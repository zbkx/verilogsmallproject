==> flow/design.v <==
module pwm
#(
    parameter A = 8
)
(
    input clk,
    input reset,
    input [A-1:0]period,  
    input [A-1:0]duty,   
    output pwm_out
); 
    reg [A-1:0]period_count;
    reg [A-1:0]duty_count;
    reg real_out;
    always @(posedge clk or negedge reset) 
    begin
        if (~reset)
        begin
            period_count <= {A{1'b0}};
        end
        else
        begin
            if (period_count == (period - 1'd1))
            begin
                period_count <= {A{1'b0}};
            end
            else
            begin
                period_count <= period_count + 1'd1;
            end        
        end        
    end
    always @(posedge clk or negedge reset)
    begin
        if (~reset)
        begin
            duty_count <= {A{1'b0}};
        end
        else
        begin
            if (period_count == (period - 1'd1))
            begin
                duty_count <= {A{1'b0}};
            end    
            else 
            begin
                duty_count <= duty_count + 1'd1;                    
            end    
        end        
    end
    always @(*)
    begin
        if (duty_count >= duty)
        begin
            real_out = 1'b0;
        end
        else
        begin
            real_out = 1'b1;
        end        
    end    
    assign pwm_out = real_out;  
endmodule
# Tool chain data of pwm
# What the tools print for pwm, step after step.
# Line numbers count from 1 in the design file above.
# Cell names lack the library's common part.
# A cell with -- has no value.
[design]
design = "pwm"
clock = "clk"
library = "sky130hd"
pvt_corner = "tt_025C_1v80"

# Word level
# Source: Yosys, flattened and elaborated, memories not mapped. Widths are those after wreduce; folded enables and synchronous resets count as part of the registers. Registers that Yosys merges into a memory's read port (data or address) are not register bits. Print and check cells do not count. Equal cells are merged and count once.
[bits]
out_inout_bits = 1
regBits = 16
word_cells = 10
input_bits = 18
[classes]
n_cmp = 1
eq_ne = 1
muxes = 3
addsub = 3
[ops]
columns = ["cell", "n"]
rows = [
  ["adder 8 x 1 -> 8 bit with constant B", 2],
  ["2-to-1 mux 8 bit", 2],
  ["subtractor 8 x 1 -> 8 bit with constant B", 1],
  ["greater-or-equal comparator 8 bit", 1],
  ["== test 8 bit", 1],
  ["2-to-1 mux 1 bit", 1],
]

# Logic depth
# Longest topological path by Yosys (ltp), each cell counted once; first at word level (registers and memories cut), then after technology mapping (sequential cells cut; the memories' decode and read muxes count).
[depth]
word_depth = 3
abc_area = 0
mapped_depth = 7
mapped_depth_nobuf = 7

# Netlist
# Source: synth_stat.txt of the flow (Yosys; design flattened, memories mapped). It holds for the ABC_AREA given above (unset counts as 0); a run with the other value may have another netlist.
[by_type]
columns = ["cell", "n"]
rows = [
  ["dfrtp_1", 16],
  ["ha_1", 11],
  ["xor2_1", 14],
  ["a21oi_2", 10],
  ["xnor2_1", 10],
  ["nand3_1", 10],
  ["inv_1", 11],
  ["o311ai_4", 1],
  ["a21oi_1", 5],
  ["a21o_1", 3],
  ["a31oi_4", 1],
  ["buf_12", 1],
  ["and3_1", 3],
  ["nor3_4", 1],
  ["a21boi_1", 2],
  ["or4b_4", 1],
  ["a31oi_1", 2],
  ["maj3_2", 1],
]
# Not listed: further types 17, cells in them 19.
[mapped]
mapped_area_um2 = 1258.7
buf_cells = 3
cells = 122
ffs = 16

# Worst setup path after synthesis
# Path of least setup slack by OpenSTA after synthesis, without wires, with an ideal clock, recovery checks aside; 20% of the period is set as input and as output delay. Where synthesis merged equal registers, the netlist keeps one of their names.
[synth_path]
path_kind = "register to output"
from = "register duty_count[0]"
to = "output port pwm_out"
clock_period_ns = 2.03
delay_ns = 1.424
driving_pins = 8
t_required_ns = 1.624
out_delay_ns = 0.406
arrival_ns = 1.424
setup_slack_ns = 0.200
n_path_buf = 0
period_less_setup_slack_ns = 1.83
# "delay_ns" is the arrival time less input delay plus setup time.
# A path that ends at an output port has no setup time.
# "driving_pins": output pins that drive a net of the path, with the launching flip-flop's if there is one; two outputs of one cell count as two.
# "period_less_setup_slack_ns" is the clock period less the worst setup slack; recovery checks do not enter. This is arithmetic on one report: input and output delays are still those of the set period (20% each).
# The rows between start and end are the longest chain of elaborated cells between them; the timing report does not say that the signal goes this way. Where chains are equally long, one stands for them.
# Each line given opens the expression or statement behind the cell; cells for indexed reads and writes are added by Yosys, which also makes memories of some case tables.
# A register here has more assigning lines than the two given.
[synth_via]
path_cell_list = "dfrtp_1 -> inv_1 -> ha_1 -> nand2b_1 -> a21o_1 -> a21oi_1 -> o21ai_1 -> a31oi_1"
elab_chain_cells = 2
[synth_rtl]
columns = ["item", "line_no", "rtl"]
rows = [
  ["start: declaration", 13, "reg [A-1:0]duty_count;"],
  ["start: assignment", 37, "duty_count <= {A{1'b0}};"],
  ["start: assignment", 47, "duty_count <= duty_count + 1'd1;"],
  ["greater-or-equal comparator 8 bit", 53, "if (duty_count >= duty)"],
  ["2-to-1 mux 1 bit", 53, ""],
  ["end: declaration", 10, "output pwm_out"],
]

# Path in the finished layout
# From the final timing report of stored run 2: the path of least setup slack in the routed layout; clock arrival at registers is part of the times.
[layout_path]
path_kind = "register to output"
from = "register duty_count[0]"
to = "output port pwm_out"
n_path_buf = 1
setup_slack_ns = -0.22
arrival_ns = 1.99
clock_period_ns = 2.21
driving_pins = 9
out_delay_ns = 0.44
t_required_ns = 1.77
# The rows between start and end are the longest chain of elaborated cells between them; the timing report does not say that the signal goes this way. Where chains are equally long, one stands for them.
# A register here has more assigning lines than the two given.
[layout_via]
path_cell_list = "dfrtp_1 -> inv_1 -> ha_1 -> nand2b_4 -> a21o_1 -> a21oi_2 -> o21ai_2 -> a31oi_2 -> buf_2"
elab_chain_cells = 2
[layout_rtl]
columns = ["item", "line_no", "rtl"]
rows = [
  ["start: declaration", 13, "reg [A-1:0]duty_count;"],
  ["start: assignment", 37, "duty_count <= {A{1'b0}};"],
  ["start: assignment", 47, "duty_count <= duty_count + 1'd1;"],
  ["greater-or-equal comparator 8 bit", 53, "if (duty_count >= duty)"],
  ["2-to-1 mux 1 bit", 53, ""],
  ["end: declaration", 10, "output pwm_out"],
]

# Record of 2 stored runs of the RTL-to-layout flow on pwm, platform sky130hd. The runs are unordered. Constraints: input delay and output delay 20% of the set period each, output load 0.01 pF.
# "achieved_clock_period_ns" means the clock period less the worst setup slack. The figure is calculated, with input and output delays left at 20% of the set period.
# "worstPathTime_ns": the worst setup path's part of the clock period (all of it between registers, 20% less for each end at a port) less its slack. A launch clock that arrives late makes it longer, a capture clock that arrives late makes it shorter.
# "design_power_uw" rests on the timing tool's default activity at the inputs, not on a simulated workload.

[[run]]
name = "stored run 1"
[run.settings]
period_ns = 1.89
CORE_UTILIZATION = 50
PLACE_DENSITY_LB_ADDON = 0.1
CORE_ASPECT_RATIO = 0.99
CELL_PAD_IN_SITES_GLOBAL_PLACEMENT = 2
CELL_PAD_IN_SITES_DETAIL_PLACEMENT = 0
TNS_END_PERCENT = 45
ABC_AREA = 1
CTS_CLUSTER_SIZE = 73
CAP_MARGIN = 20
SLEW_MARGIN = 15
MIN_ROUTING_LAYER = "met1"
CORE_MARGIN = 2
[run.results]
outcome = "not finished: placement ended with error FLW-0024"

[[run]]
name = "stored run 2"
[run.settings]
period_ns = 2.21
CORE_UTILIZATION = 66
PLACE_DENSITY_LB_ADDON = 0.04
CELL_PAD_IN_SITES_DETAIL_PLACEMENT = 0
ABC_AREA = 0
GPL_ROUTABILITY_DRIVEN = 0
CAP_MARGIN = 35
CORE_MARGIN = 2
SLEW_MARGIN = 20
[run.results]
tns_ns = -0.223
worstPathTime_ns = 1.99
timing.worst_path_kind = "register to output"
final_setup_ws_ns = -0.223
design.die.area_um2 = 2272.4
final_util_frac = 0.955
worst_hold_slack_ns = 0.565
achieved_clock_period_ns = 2.433
layout_stdcell_area_um2 = 1685.4
design_power_uw = 1977
yosys.chip_area_um2 = 1258.7
