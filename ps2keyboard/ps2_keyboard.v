==> flow/design.v <==
module ps2_keyboard(
    input fpga_clk,
    input ps2_clk,
    input reset,
    input ps2_data,
    input con_read,
    output [26:0]test1, 
    output [7:0]data,
    output [1:0]out_contrl
);
    reg [2:0]ps2_clk_time;
    always @(posedge fpga_clk) 
    begin
        ps2_clk_time <= {ps2_clk_time[1:0], ps2_clk};
    end
    wire ps2_clk_flag;
    assign ps2_clk_flag = ps2_clk_time[2] & ~ps2_clk_time[1];
    reg [3:0]count;
    reg [10:0]buffer;
    reg [7:0]fifo[7:0];
    reg [2:0]wpot;
    reg [2:0]rpot;
    reg ready;
    reg overflow;
    assign test1 = {count,wpot,rpot,buffer}; 
    always @(posedge fpga_clk) 
    begin
        if (reset)
        begin
            wpot <= 3'd0;
            rpot <= 3'd0;
            count <= 4'd0;
            buffer <= 11'd0;
            ready <= 1'b0;
            overflow <= 1'b0;
        end
        else
        begin
            if (ready)
            begin
                if (con_read)
                begin
                    rpot <= rpot + 3'd1;
                    if (wpot == (rpot + 3'd1))
                    begin
                        ready <= 1'b0;
                    end
                end
            end
            if (ps2_clk_flag)
            begin
                if (count == 4'd10)
                begin
                    if (^buffer[9:1] & ~buffer[0] & ps2_data)
                    begin
                        fifo[wpot] <= buffer[8:1];
                        wpot <= wpot + 3'd1;
                        ready <= 1'b1;
                        overflow <= overflow | (rpot == (wpot + 3'd1));
                    end
                    count <= 4'd0;
                end
                else
                begin
                    buffer[count] <= ps2_data;
                    count <= count + 4'd1;
                end
            end
        end
    end
    assign out_contrl = {overflow, ready};
    assign data = fifo[rpot];
endmodule
# [Step by step through the tools: ps2_keyboard]
# What the tools print for ps2_keyboard, step after step.
# Lines are those of the file above, counted from 1.
# Operators: Yosys type, input widths -> output width; for muxes data width and select width s.
# Not given: -
[design] top="ps2_keyboard" clock_port="fpga_clk" library="sky130hd" corner="tt_025C_1v80"

# [Word-level counts]
# Source: Yosys, flattened and elaborated, memories not mapped. Widths are those after wreduce. Print and check cells do not count. Equal cells are merged and count once.
# Yosys's memory passes give these memory sizes; they may raise the number of words (mostly to a power of two), join words into wider ones and drop unused or constant bits.
[word_totals] reg_bits=26 ram_bits=64 clocked_rd_ports_x_width=8 n_memories=1 in_bits=5 out_inout_bits=37 elab_cells=52
[mem_list] name="fifo" size=8 word_bits=8 rd=1 wr=1 line_no=20 text="reg [7:0]fifo[7:0];"
[classes] addsub=4 equal=3 shifts=2 mux=21 bitwise=10 reduce_and_logical=4
[ops] operator="$mux 8" n=4
[ops] operator="$mux 3" n=6
[ops] operator="$shift 1x5->11" n=1
[ops] operator="$shift 1x5->11 const A" n=1
[ops] operator="$and 11x11->11" n=1
[ops] operator="$or 11x11->11" n=1
[ops] operator="$not 11->11" n=1
[ops] operator="$mux 1" n=10
[ops] operator="$reduce_xor 9->1" n=1
[ops] operator="$add 3x1->3 const B" n=2
[ops] operator="$eq 3x3->1" n=2
[ops] operator="$neg 4->5" n=1
[ops] operator="$reduce_and 2->1" n=2
[ops] operator="$add 4x1->4 const B" n=1
[ops] operator="$eq 4x4->1 const B" n=1
[ops] operator="$mux 4" n=1
[ops] operator="$and 1x1->1" n=3
[ops] operator="$not 1->1" n=3
[ops] operator="$reduce_and 3->1" n=1
[ops] operator="$or 1x1->1" n=1

# [Depth]
# Longest topological path by Yosys (ltp), each cell counted once; first at word level (registers and memories cut), then after technology mapping (sequential cells cut; the memories' decode and read muxes count).
[depth] word_depth=8 abc_area=0 mapped_depth=8 depth_no_buf=7

# [Netlist]
# The flow's flattened synthesis, as Yosys stat reports it; memories are mapped. The netlist is that of the ABC_AREA named above (0 if unset); the other value can give another one.
[synth_totals] mapped_cells=266 mapped_area_mm2=0.0039438 seqArea_mm2=0.0025024 flip_flops=93 n_buf=18
[types] cell="sky130_fd_sc_hd__edfxtp_1" n=64 area_total_um2=1.92E+03
[types] cell="sky130_fd_sc_hd__dfxtp_1" n=29 area_total_um2=580.557
[types] cell="sky130_fd_sc_hd__mux4_2" n=16 area_total_um2=360.346
[types] cell="sky130_fd_sc_hd__ha_1" n=8 area_total_um2=100.096
[types] cell="sky130_fd_sc_hd__mux2_2" n=8 area_total_um2=90.086
[types] cell="sky130_fd_sc_hd__xnor2_1" n=9 area_total_um2=78.826
[types] cell="sky130_fd_sc_hd__xor2_1" n=8 area_total_um2=70.067
[types] cell="sky130_fd_sc_hd__buf_4" n=8 area_total_um2=60.058
[types] cell="sky130_fd_sc_hd__a21oi_1" n=10 area_total_um2=50.048
[types] cell="sky130_fd_sc_hd__mux2i_1" n=5 area_total_um2=50.048
[types] cell="sky130_fd_sc_hd__nor2_1" n=12 area_total_um2=45.043
[types] cell="sky130_fd_sc_hd__nand3_1" n=8 area_total_um2=40.038
[types] cell="sky130_fd_sc_hd__nand2_1" n=10 area_total_um2=37.536
[types] cell="sky130_fd_sc_hd__nor3_1" n=7 area_total_um2=35.034
[types] cell="sky130_fd_sc_hd__nand2b_1" n=5 area_total_um2=31.28
[types] cell="sky130_fd_sc_hd__nor4_1" n=4 area_total_um2=25.024
[types] cell="sky130_fd_sc_hd__xnor3_2" n=1 area_total_um2=23.773
[types] cell="sky130_fd_sc_hd__inv_1" n=6 area_total_um2=22.522
# Not listed: further types 28, cells in them 48.

# [Timing after synthesis]
# OpenSTA on the mapped netlist: ideal clock, no wires. The path of least setup slack (recovery checks aside). Input and output delay are each 20% of the period. Register names are those of the netlist, which keeps one name where synthesis merged equal registers.
[synth_path] path_type="register to register" from="register buffer[1]" to="memory fifo[1][0]" period_ps=4330 setup_ps=395 launch_ps=0 arrival_time_ps=2360 t_required_ps=3935 setup_slack_ps=1575 path_delay_ps=2755 stages=6 path_buffers=0 synth_period_reached_ps=2755
# "path_delay_ps" = arrival - input delay + setup time.
# "stages" counts driving pins, that of a launching flip-flop among them; a cell with two outputs on the path counts twice.
# "synth_period_reached_ps" is the clock period less the worst setup slack; recovery checks do not enter. This is arithmetic on one report: input and output delays are still those of the set period (20% each).
# The rows between start and end are the longest chain of elaborated cells between them; the timing report does not say that the signal goes this way. Where chains are equally long, one stands for them.
# Each line given opens the expression or statement behind the cell; cells for indexed reads and writes are added by Yosys, which also makes memories of some case tables.
# The path ends at the enable pin of a flip-flop; only ways to that pin are counted.
[synth_between] path_cell_list="sky130_fd_sc_hd__dfxtp_1 sky130_fd_sc_hd__xor2_1 sky130_fd_sc_hd__xnor3_2 sky130_fd_sc_hd__xor2_2 sky130_fd_sc_hd__nand2_2 sky130_fd_sc_hd__nor4_1" elab_chain_len=7 cone_cells=11 lines_between=4 cone_classes="mux: 8; logic: 2; reduce/logical: 1"
[synth_rtl] item="start, declared" line_no=19 text="reg [10:0]buffer;"
[synth_rtl] item="start, assigned" line_no=33 text="buffer <= 11'd0;"
[synth_rtl] item="start, assigned" line_no=65 text="buffer[count] <= ps2_data;"
[synth_rtl] item="$reduce_xor 9->1" line_no=54 text="if (^buffer[9:1] & ~buffer[0] & ps2_data)"
[synth_rtl] item="$and 1x1->1 (2 in a row)" line_no=54
[synth_rtl] item="$mux 3" line_no=54
[synth_rtl] item="$mux 3" line_no=52 text="if (count == 4'd10)"
[synth_rtl] item="$mux 3" line_no=50 text="if (ps2_clk_flag)"
[synth_rtl] item="$mux 3" line_no=28 text="if (reset)"
[synth_rtl] item="end, declared" line_no=20 text="reg [7:0]fifo[7:0];"

# [Worst path after layout]
# From the final timing report of run 1: the path of least setup slack in the routed layout; clock arrival at registers is part of the times.
# The report prints the path's times to 10 ps; the period is as set.
[layout_path] path_type="register to output" from="register (no name shown)" to="output port data[6]" period_ps=5580 output_delay_ps=1120 launch_ps=350 arrival_time_ps=2750 t_required_ps=4460 setup_slack_ps=1710 stages=6 path_buffers=3
[layout_between] path_cell_list="sky130_fd_sc_hd__dfxtp_1 sky130_fd_sc_hd__buf_1 sky130_fd_sc_hd__clkbuf_1 sky130_fd_sc_hd__mux4_2 sky130_fd_sc_hd__mux2_2 sky130_fd_sc_hd__clkdlybuf4s50_1"
[layout_rtl] item="end, declared" line_no=8 text="output [7:0]data,"
# No chain of elaborated cells between the ends is given.

# 2 stored runs of ps2_keyboard in the flow (synthesis by Yosys, layout by OpenROAD, sky130hd cells), in arbitrary order. Constraints: input delay and output delay 20% of the set period each, output load 0.01 pF.
run="run 1" settings period_ns=5.58 CORE_UTILIZATION=50 CORE_MARGIN=7 CELL_PAD_IN_SITES_GLOBAL_PLACEMENT=3 ABC_AREA=0 GPL_TIMING_DRIVEN=0 CTS_CLUSTER_DIAMETER=145 MIN_ROUTING_LAYER="met1" MAX_ROUTING_LAYER="met4" CAP_MARGIN=20 SLEW_MARGIN=20
run="run 1" results setupTns_ps=0 ys_area_mm2=0.0039438 final_cell_area_mm2=0.0047258 final_setup_ws_ps=1711 final_hold_ws_ps=335 die_footprint_mm2=0.0105699
run="run 2" settings period_ns=5.55 CORE_UTILIZATION=23 SETUP_SLACK_MARGIN=-0.01 PLACE_DENSITY_LB_ADDON=0.22 GPL_TIMING_DRIVEN=1 CTS_CLUSTER_DIAMETER=163 CAP_MARGIN=0 MAX_ROUTING_LAYER="met5" CORE_MARGIN=2 SLEW_MARGIN=20
run="run 2" results setupTns_ps=0 ys_area_mm2=0.0039438 final_cell_area_mm2=0.0048346 final_setup_ws_ps=2015 final_hold_ws_ps=328 die_footprint_mm2=0.0182102
